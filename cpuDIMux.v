==> flow/design.v <==
module cpuDIMux
    (
    input [7:0] romData,
    input [7:0] ramaData,
    input [7:0] s100DataIn,
    input [7:0] ledread,
    input [7:0] iobyte,
    input [7:0] usbRxD,
    input [7:0] usbStatus,
    input   reset_cs,
    input   rom_cs,
    input   ram_cs,
    input   inPortcon_cs,
    input   inLED_cs,
    input   iobyteIn_cs,
    input   usbStat_cs,
    input   usbRxD_cs,
    input   z80Read,
    input   pll0_250MHz,
    output reg [7:0] outData
    );
always @(posedge pll0_250MHz) begin
    if (rom_cs)
        outData <= romData;
    else if(inPortcon_cs)
        outData <= s100DataIn;
    else if (ram_cs)
        outData <= ramaData;
    else if (inLED_cs)
        outData <= ledread;
    else if (iobyteIn_cs)
        outData <= iobyte;
     else if (usbRxD_cs)
        outData <= usbRxD;
     else if(usbStat_cs)
        outData <= usbStatus;
   else if (reset_cs)
        outData <= 8'h00;
    else if (z80Read)
        outData <= s100DataIn;
     end
endmodule
* Step by step through the tools: cpuDIMux
What the tools print for cpuDIMux, step after step.
Line numbers count from 1 in the design file above.
Operators carry their Yosys type and port widths (W data, S select, Z words).
Library cell names are shortened.
A cell with - has no value.
- Design top :: cpuDIMux
- Clock input :: pll0_250MHz
- Standard-cell library :: sky130hd
- Timing corner :: tt_025C_1v80

* Elaborated design
Counts by Yosys on the flattened word-level netlist (proc, flatten, opt, wreduce; memories kept). Register bits leave out memories and registers merged into their read ports (data or address). Print and check cells are left out. Cells with the same type and inputs are merged into one.
- Reductions and logical operators :: 1
- Multiplexer cells :: 9
** Operators with widths (count)
- $mux W8 :: 9
- $reduce_bool A9 Y1 :: 1
- Input bits :: 66
- Register bits :: 8

* Logic depth
Depth = most cells in a row (Yosys ltp): at word level without a register or memory, in the mapped netlist without a sequential cell, where the memories' decode and read muxes count.
- Word-level depth :: 9
- ABC_AREA :: 0
- Depth in mapped cells :: 5

* Mapped cells and area
The flow's flattened synthesis, as Yosys stat reports it; memories are mapped. The netlist is that of the ABC_AREA named above (0 if unset); the other value can give another one.
The area totals of this step are shown rounded.
** Cells by type (count)
- edfxtp_1 :: 8
- a22oi_1 :: 9
- a221o_1 :: 5
- o2111ai_1 :: 5
- a31oi_1 :: 5
- or2b_1 :: 4
- a221oi_1 :: 3
- nand2_1 :: 7
- o221ai_1 :: 3
- o22ai_1 :: 4
- nor2_1 :: 6
- o31ai_1 :: 3
- a21oi_1 :: 3
- nand2b_1 :: 2
- nor2b_1 :: 2
- buf_6 :: 1
- inv_1 :: 3
- nor2_4 :: 1
Other cell types: 9; their cells: 10.
- Cell area after synthesis :: 747.0 µm²
- Buffers :: 3
- Cells in the netlist :: 84
- Flip-flop cells :: 8

* Timing after synthesis
Path of least setup slack by OpenSTA after synthesis, without wires, with an ideal clock, recovery checks aside; 20% of the period is set as input and as output delay. Where synthesis merged equal registers, the netlist keeps one of their names.
- Path type :: input to register
- Start point :: in ram_cs
- End point :: reg outData[0]
- Path slack :: 0.386 ns
- Period :: 1.81 ns
- Path delay :: 1.063 ns
- Buffers on the path :: 1
- Stages :: 3
- Input delay :: 0.362 ns
- Arrival :: 1.071 ns
- Period reached after synthesis :: 1.424 ns
"path delay" is the arrival time less input delay plus setup time.
"stages" counts driving pins, that of a launching flip-flop among them; a cell with two outputs on the path counts twice.
"period reached after synthesis" = period - worst setup slack (recovery checks aside). The figure is calculated, with input and output delays left at 20% of the set period.
Between the ends stands the longest chain of elaborated cells between them, by number of cells; it is not shown to be the way that was timed. Of several equally long chains one is given.
Each line given opens the expression or statement behind the cell; cells for indexed reads and writes are added by Yosys, which also makes memories of some case tables.
A register here has more assigning lines than the two given.
Only ways into the end's enable, where the timed path ends, are counted here.
- Cells stage by stage :: buf_6 -> nor2_1 -> nand4_1
- Cells in the longest elaborated chain :: 1
- Elaborated cells between the ends (all ways) :: 1
- RTL lines with such cells :: 0
- Classes of those cells :: 1 x reduce/logical
** Ends and longest elaborated chain, after synthesis
- start: declaration :: RTL line 12 : input   ram_cs,
- $reduce_bool A9 Y1
- end: assignment :: RTL line 24 : outData <= romData;
- end: assignment :: RTL line 26 : outData <= s100DataIn;
- end: declaration :: RTL line 20 : output reg [7:0] outData

* Path in the finished layout
Path of least setup slack in the final report of job 2 (OpenROAD, finished layout, wires in). Where an end is a register, its clock arrival counts in the times.
- Path type :: input to register
- Start point :: in usbRxD_cs
- End point :: reg outData[4]
- Period :: 2.02 ns
- Input delay :: 0.40 ns
- Stages :: 5
- Arrival :: 1.71 ns
- Path slack :: 0.27 ns
- Buffers on the path :: 1
Between the ends stands the longest chain of elaborated cells between them, by number of cells; it is not shown to be the way that was timed. Of several equally long chains one is given.
A register here has more assigning lines than the two given.
The path ends at the data pin of a flip-flop with enable; ways to the enable are not counted.
- Cells stage by stage :: clkdlybuf4s50_1 -> or2_4 -> a221o_1 -> o2111ai_1 -> a31oi_1
- Cells in the longest elaborated chain :: 6
- Elaborated cells between the ends (all ways) :: 6
- RTL lines with such cells :: 6
- Classes of those cells :: 6 x mux
** Ends and longest elaborated chain, after layout
- start: declaration :: RTL line 17 : input   usbRxD_cs,
- $mux W8 :: RTL line 33 : else if (usbRxD_cs)
- $mux W8 :: RTL line 31 : else if (iobyteIn_cs)
- $mux W8 :: RTL line 29 : else if (inLED_cs)
- $mux W8 :: RTL line 27 : else if (ram_cs)
- $mux W8 :: RTL line 25 : else if(inPortcon_cs)
- $mux W8 :: RTL line 23 : if (rom_cs)
- end: assignment :: RTL line 24 : outData <= romData;
- end: assignment :: RTL line 26 : outData <= s100DataIn;
- end: declaration :: RTL line 20 : output reg [7:0] outData

Add stored flow runs of cpuDIMux

Measured data: module cpuDIMux, platform sky130hd, 2 stored runs of the flow under differing settings, order arbitrary. Input and output delays are each 20% of the period that was set; the output load is 0.01 pF.
"clock period achieved" = clock period - worst setup slack. The figure is calculated, with input and output delays left at 20% of the set period.
"worst setup path time" = time allowed to the worst setup path (clock period - input delay - output delay, where it has them) - its slack; a late launch clock adds to it, a late capture clock takes from it.
"total power of the final layout": no workload was simulated; the value follows from the tool's default switching activity.
Values from the reports are rounded here.

* Job 1
** Files
==> flow/run.sh <==
#!/bin/bash
# the make line also repeats the synthesis and layout settings of config.mk as NAME=value (left out here)
make -C /OpenROAD-flow-scripts/flow DESIGN_CONFIG=/design/flow/config.mk WORK_HOME=/design/flow/orfs CLKGATE_MAP_FILE= finish
==> flow/config.mk <==
export PLATFORM = sky130hd
export DESIGN_NAME = cpuDIMux
export DESIGN_NICKNAME = cpuDIMux
export VERILOG_FILES = /design/flow/design.v
export SDC_FILE = /design/flow/constraint.sdc
export NUM_CORES = 4
export LEC_CHECK = 0
export ABC_AREA = 1
export CAP_MARGIN = 25
export CORE_ASPECT_RATIO = 0.59
export CORE_MARGIN = 2
export CORE_UTILIZATION = 59
export CTS_CLUSTER_SIZE = 52
export MIN_ROUTING_LAYER = met2
export PLACE_DENSITY_LB_ADDON = 0.19
export SETUP_SLACK_MARGIN = -0.04
export SLEW_MARGIN = 20
export TNS_END_PERCENT = 35
==> flow/constraint.sdc <==
create_clock -name core_clock -period 2.4 [get_ports {pll0_250MHz}]
set_input_delay 0.4800 -clock core_clock [delete_from_list [all_inputs] [get_ports {pll0_250MHz}]]
set_output_delay 0.4800 -clock core_clock [all_outputs]
set_load 0.01 [all_outputs]
** Results
Stopped before the end: floorplanning reported PDN-0185.

* Job 2
** Files
==> flow/run.sh <==
#!/bin/bash
# the make line also repeats the synthesis and layout settings of config.mk as NAME=value (left out here)
make -C /OpenROAD-flow-scripts/flow DESIGN_CONFIG=/design/flow/config.mk WORK_HOME=/design/flow/orfs CLKGATE_MAP_FILE= finish
==> flow/config.mk <==
export PLATFORM = sky130hd
export DESIGN_NAME = cpuDIMux
export DESIGN_NICKNAME = cpuDIMux
export VERILOG_FILES = /design/flow/design.v
export SDC_FILE = /design/flow/constraint.sdc
export NUM_CORES = 4
export LEC_CHECK = 0
export CAP_MARGIN = 20
export CORE_ASPECT_RATIO = 1.63
export CORE_MARGIN = 2
export CORE_UTILIZATION = 23
export CTS_CLUSTER_DIAMETER = 123
export GPL_TIMING_DRIVEN = 1
export HOLD_SLACK_MARGIN = -0.01
export SLEW_MARGIN = 40
export TNS_END_PERCENT = 25
==> flow/constraint.sdc <==
create_clock -name core_clock -period 2.02 [get_ports {pll0_250MHz}]
set_input_delay 0.4040 -clock core_clock [delete_from_list [all_inputs] [get_ports {pll0_250MHz}]]
set_output_delay 0.4040 -clock core_clock [all_outputs]
set_load 0.01 [all_outputs]
** Results
- Area of the synthesized netlist :: 747.0 µm²
- Full die area :: 3733 µm²
- Standard-cell area of the final layout :: 1588 µm²
- Worst setup slack after layout :: 0.272 ns
- Final worst hold slack :: 0.898 ns
- Total power of the final layout :: 0.6611 mW
- Clock period achieved :: 1.748 ns
- Worst setup path time :: 1.34 ns
- Type of the worst setup path :: input to register
